==> flow/design.v <==
module counter_ctrl(
	input sys_clk,
	input sys_rst_n,
	input div_en,
	input [3:0] div_val,
	input timer_en,
	input halt_req,
	input dbg_mode,
	output cnt_en,
	output halt_ack
);
	wire [7:0] limit, int_cnt_pre;
	reg  [7:0] int_cnt;
	wire cnt_rst, halt;
	wire cnt, cnt_1, cnt_2, cnt_3;
	assign limit = (1 << div_val) - 1;
	assign cnt_rst = ~div_en | ~timer_en | (limit == int_cnt);
	assign cnt = timer_en & div_en & (div_val != 0);
	assign halt = halt_req & dbg_mode;
	assign int_cnt_pre = (halt) ? int_cnt : ((cnt_rst) ? 8'h0 : ((cnt) ? int_cnt + 1 : int_cnt)); 
	always @(posedge sys_clk or negedge sys_rst_n) begin
		if(!sys_rst_n) 
			int_cnt <= 8'h0;
		else 
			int_cnt <= int_cnt_pre;
	end
	assign cnt_1 = (int_cnt == limit) && div_en && timer_en && div_val != 0;
	assign cnt_2 = ~div_en && timer_en;
	assign cnt_3 = (div_val == 0) && div_en && timer_en;
	assign cnt_en = (~halt) & (cnt_1 | cnt_2 | cnt_3);
	assign halt_ack = halt;
endmodule
# == From RTL to reports: counter_ctrl ==
# The steps from the RTL of counter_ctrl to its reports follow in flow order.
# Lines are those of the file above, counted from 1.
# Cell names lack the library's common part.
# A cell with - has no value.
# design
top_module,counter_ctrl
clk_port,sys_clk
cell_library,sky130hd
corner,tt_025C_1v80

# == Word level ==
# Counts by Yosys on the flattened word-level netlist (proc, flatten, opt, wreduce; memories kept). Register bits leave out memories and registers merged into their read ports (data or address). Print and check cells are left out.
# word_totals
latchBits,0
memories,0
clocked_rd_ports_x_width,0
mem_bits_ro,0
ram_bits,0
input_bits,10
ff_bits,8
output_inout_bits,2
# op_classes
n_mul,0
muxes,2
n_reduce_logical,10
n_shift,1
bitwise,11
cmp,0
n_eq,2
div_mod_pow,0
n_addsub,2
# ops
operator,count
8-bit == test,2
8-bit 2-to-1 mux,2
2-bit by 4-bit left shift with 8-bit output (first input constant),1
8-bit by 1-bit adder with 8-bit output (second input constant),1
8-bit by 2-bit subtractor with 8-bit output (second input constant),1
1-bit logical AND,6
1-bit AND,4
1-bit bitwise OR,4
4-bit zero test,1
4-bit nonzero test,1
1-bit NOT,3
2-bit AND reduction,1
2-bit nonzero test,1

# == Longest topological paths ==
# Yosys ltp: most cells in a row. Word level: on the elaborated netlist, between registers, memories and ports. Mapped: between sequential cells and ports; inverters and the memories' decode and read muxes count.
# logic_depth
ltp_word,9
abc_area,0
ltp_mapped,10
depth_no_buf,9

# == Netlist ==
# Yosys stat after the flow's synthesis: flattened, memories mapped to cells. It holds for the ABC_AREA given above (unset counts as 0); a run with the other value may have another netlist.
# synth_totals
ff_cells,8
yosys_area_um2,691.9
buffers,3
mapped_cells,77
sequential_area_um2,200.2
# types
cell_type,count,type_area_um2
dfrtp_1,8,200.192
xnor2_1,6,52.55
xor2_1,5,43.792
a21oi_1,8,40.038
nand2_1,8,30.029
ha_1,2,25.024
nand3_1,5,25.024
nor4b_4,1,23.773
buf_6,2,22.522
nor4_4,1,21.27
nand4_1,3,18.768
nor2_1,4,15.014
o21a_1,2,15.014
o21ai_0,3,15.014
a211oi_2,1,12.512
o21bai_2,1,11.261
a22o_2,1,10.01
nor3_1,2,10.01
# Other cell types: 12; their cells: 14.

# == Worst setup path after synthesis ==
# OpenSTA on the mapped netlist: ideal clock, no wires. The path of least setup slack (recovery checks aside). Input and output delay are each 20% of the period. Register names are those of the netlist, which keeps one name where synthesis merged equal registers.
# synth_timing
path_kind,input port to output port
from,input port div_val[3]
to,output port cnt_en
slack_ns,0.556
delay_ns,1.922
launch_ns,0.826
required_time_ns,3.304
n_path_buf,1
period_ns,4.13
arrival_time_ns,2.748
stages,9
period_less_setup_slack_ns,3.574
# "delay_ns" is the arrival time less input delay plus setup time.
# A path that ends at an output port has no setup time.
# "stages": output pins that drive a net of the path, with the launching flip-flop's if there is one; two outputs of one cell count as two.
# "period_less_setup_slack_ns" = period - worst setup slack (recovery checks aside). The figure is calculated, with input and output delays left at 20% of the set period.
# Between the ends stands the longest chain of elaborated cells between them, by number of cells; it is not shown to be the way that was timed. Of several equally long chains one is given.
# A line is the first line of the expression or statement that the cell stems from. Yosys adds cells for indexed reads and writes and turns some case tables into memories.
# synth_via
path_cell_list,buf_6 or4b_2 ha_1 xnor2_1 xnor2_1 a211oi_2 nand4_1 o21ai_1 o211a_1
elab_chain_len,9
cells_between,13
# synth_rtl
element,line_no,source
start: declaration,5,"input [3:0] div_val,"
2-bit by 4-bit left shift with 8-bit output,16,assign limit = (1 << div_val) - 1;
8-bit by 2-bit subtractor with 8-bit output,16,
8-bit == test,27,assign cnt_1 = (int_cnt == limit) && div_en && timer_en && div_val != 0;
1-bit logical AND (3 in a row),27,
1-bit bitwise OR (2 in a row),30,assign cnt_en = (~halt) & (cnt_1 | cnt_2 | cnt_3);
1-bit AND,30,
end: declaration,9,"output cnt_en,"

# == Worst path after layout ==
# Path of least setup slack in the final report of entry B (OpenROAD, finished layout, wires in). Where an end is a register, its clock arrival counts in the times.
# layout_timing
path_kind,input port to output port
from,input port div_val[0]
to,output port cnt_en
period_ns,5.22
n_path_buf,2
required_time_ns,4.18
stages,10
slack_ns,0.28
arrival_time_ns,3.89
launch_ns,1.04
# Between the ends stands the longest chain of elaborated cells between them, by number of cells; it is not shown to be the way that was timed. Of several equally long chains one is given.
# layout_via
path_cell_list,clkdlybuf4s50_1 or4b_2 ha_1 xnor2_1 xnor2_1 a211oi_2 nand4_1 o21ai_1 o211a_1 clkdlybuf4s50_1
elab_chain_len,9
cells_between,13
# layout_rtl
element,line_no,source
start: declaration,5,"input [3:0] div_val,"
2-bit by 4-bit left shift with 8-bit output,16,assign limit = (1 << div_val) - 1;
8-bit by 2-bit subtractor with 8-bit output,16,
8-bit == test,27,assign cnt_1 = (int_cnt == limit) && div_en && timer_en && div_val != 0;
1-bit logical AND (3 in a row),27,
1-bit bitwise OR (2 in a row),30,assign cnt_en = (~halt) & (cnt_1 | cnt_2 | cnt_3);
1-bit AND,30,
end: declaration,9,"output cnt_en,"

# Below are 2 stored runs of the flow (Yosys, OpenROAD; platform sky130hd) on counter_ctrl, each with its settings and what was measured, unordered. Constraints: input delay and output delay 20% of the set period each, output load 0.01 pF.
# "achievedPeriod_ns" means the clock period less the worst setup slack. The figure is calculated, with input and output delays left at 20% of the set period.
# "critical_path_time_ns" is the time allowed to the run's worst setup path (the clock period less input and output delay, where it has them) less its slack. Clock arrival times count: a late capture clock shortens it, a late launch clock lengthens it.
# "power_total_w" is the tool's figure for a default switching activity; nothing was simulated.
# Settings: . = not set for that run.
# Among the results, . means that no value is shown for the run.
name,entry A,entry B
period_ns,3.92,5.22
CORE_UTILIZATION,72,40
SETUP_SLACK_MARGIN,0.5,.
PLACE_DENSITY_LB_ADDON,0.21,.
CORE_ASPECT_RATIO,1.81,.
CELL_PAD_IN_SITES_GLOBAL_PLACEMENT,1,.
CELL_PAD_IN_SITES_DETAIL_PLACEMENT,2,.
TNS_END_PERCENT,10,.
ABC_AREA,1,.
GPL_TIMING_DRIVEN,1,.
CTS_CLUSTER_DIAMETER,360,.
CAP_MARGIN,0,20
MIN_ROUTING_LAYER,met2,.
MAX_ROUTING_LAYER,met4,.
CORE_MARGIN,2,2
SLEW_MARGIN,20,20
synth_area_um2,.,691.9
total_die_area_um2,.,2078.4
stdcell_area_um2,.,853.3
layout_utilization_pct,.,51.1
timing.setup.ws_ns,.,0.281
tns_ns,.,0.000
fin_hold_ws_ns,.,0.591
power_total_w,.,0.0001476
achievedPeriod_ns,.,4.939
critical_path_time_ns,.,2.85
worst_setup_path_type,.,input port to output port
# Entry A: no results, floorplanning failed with PDN-0185
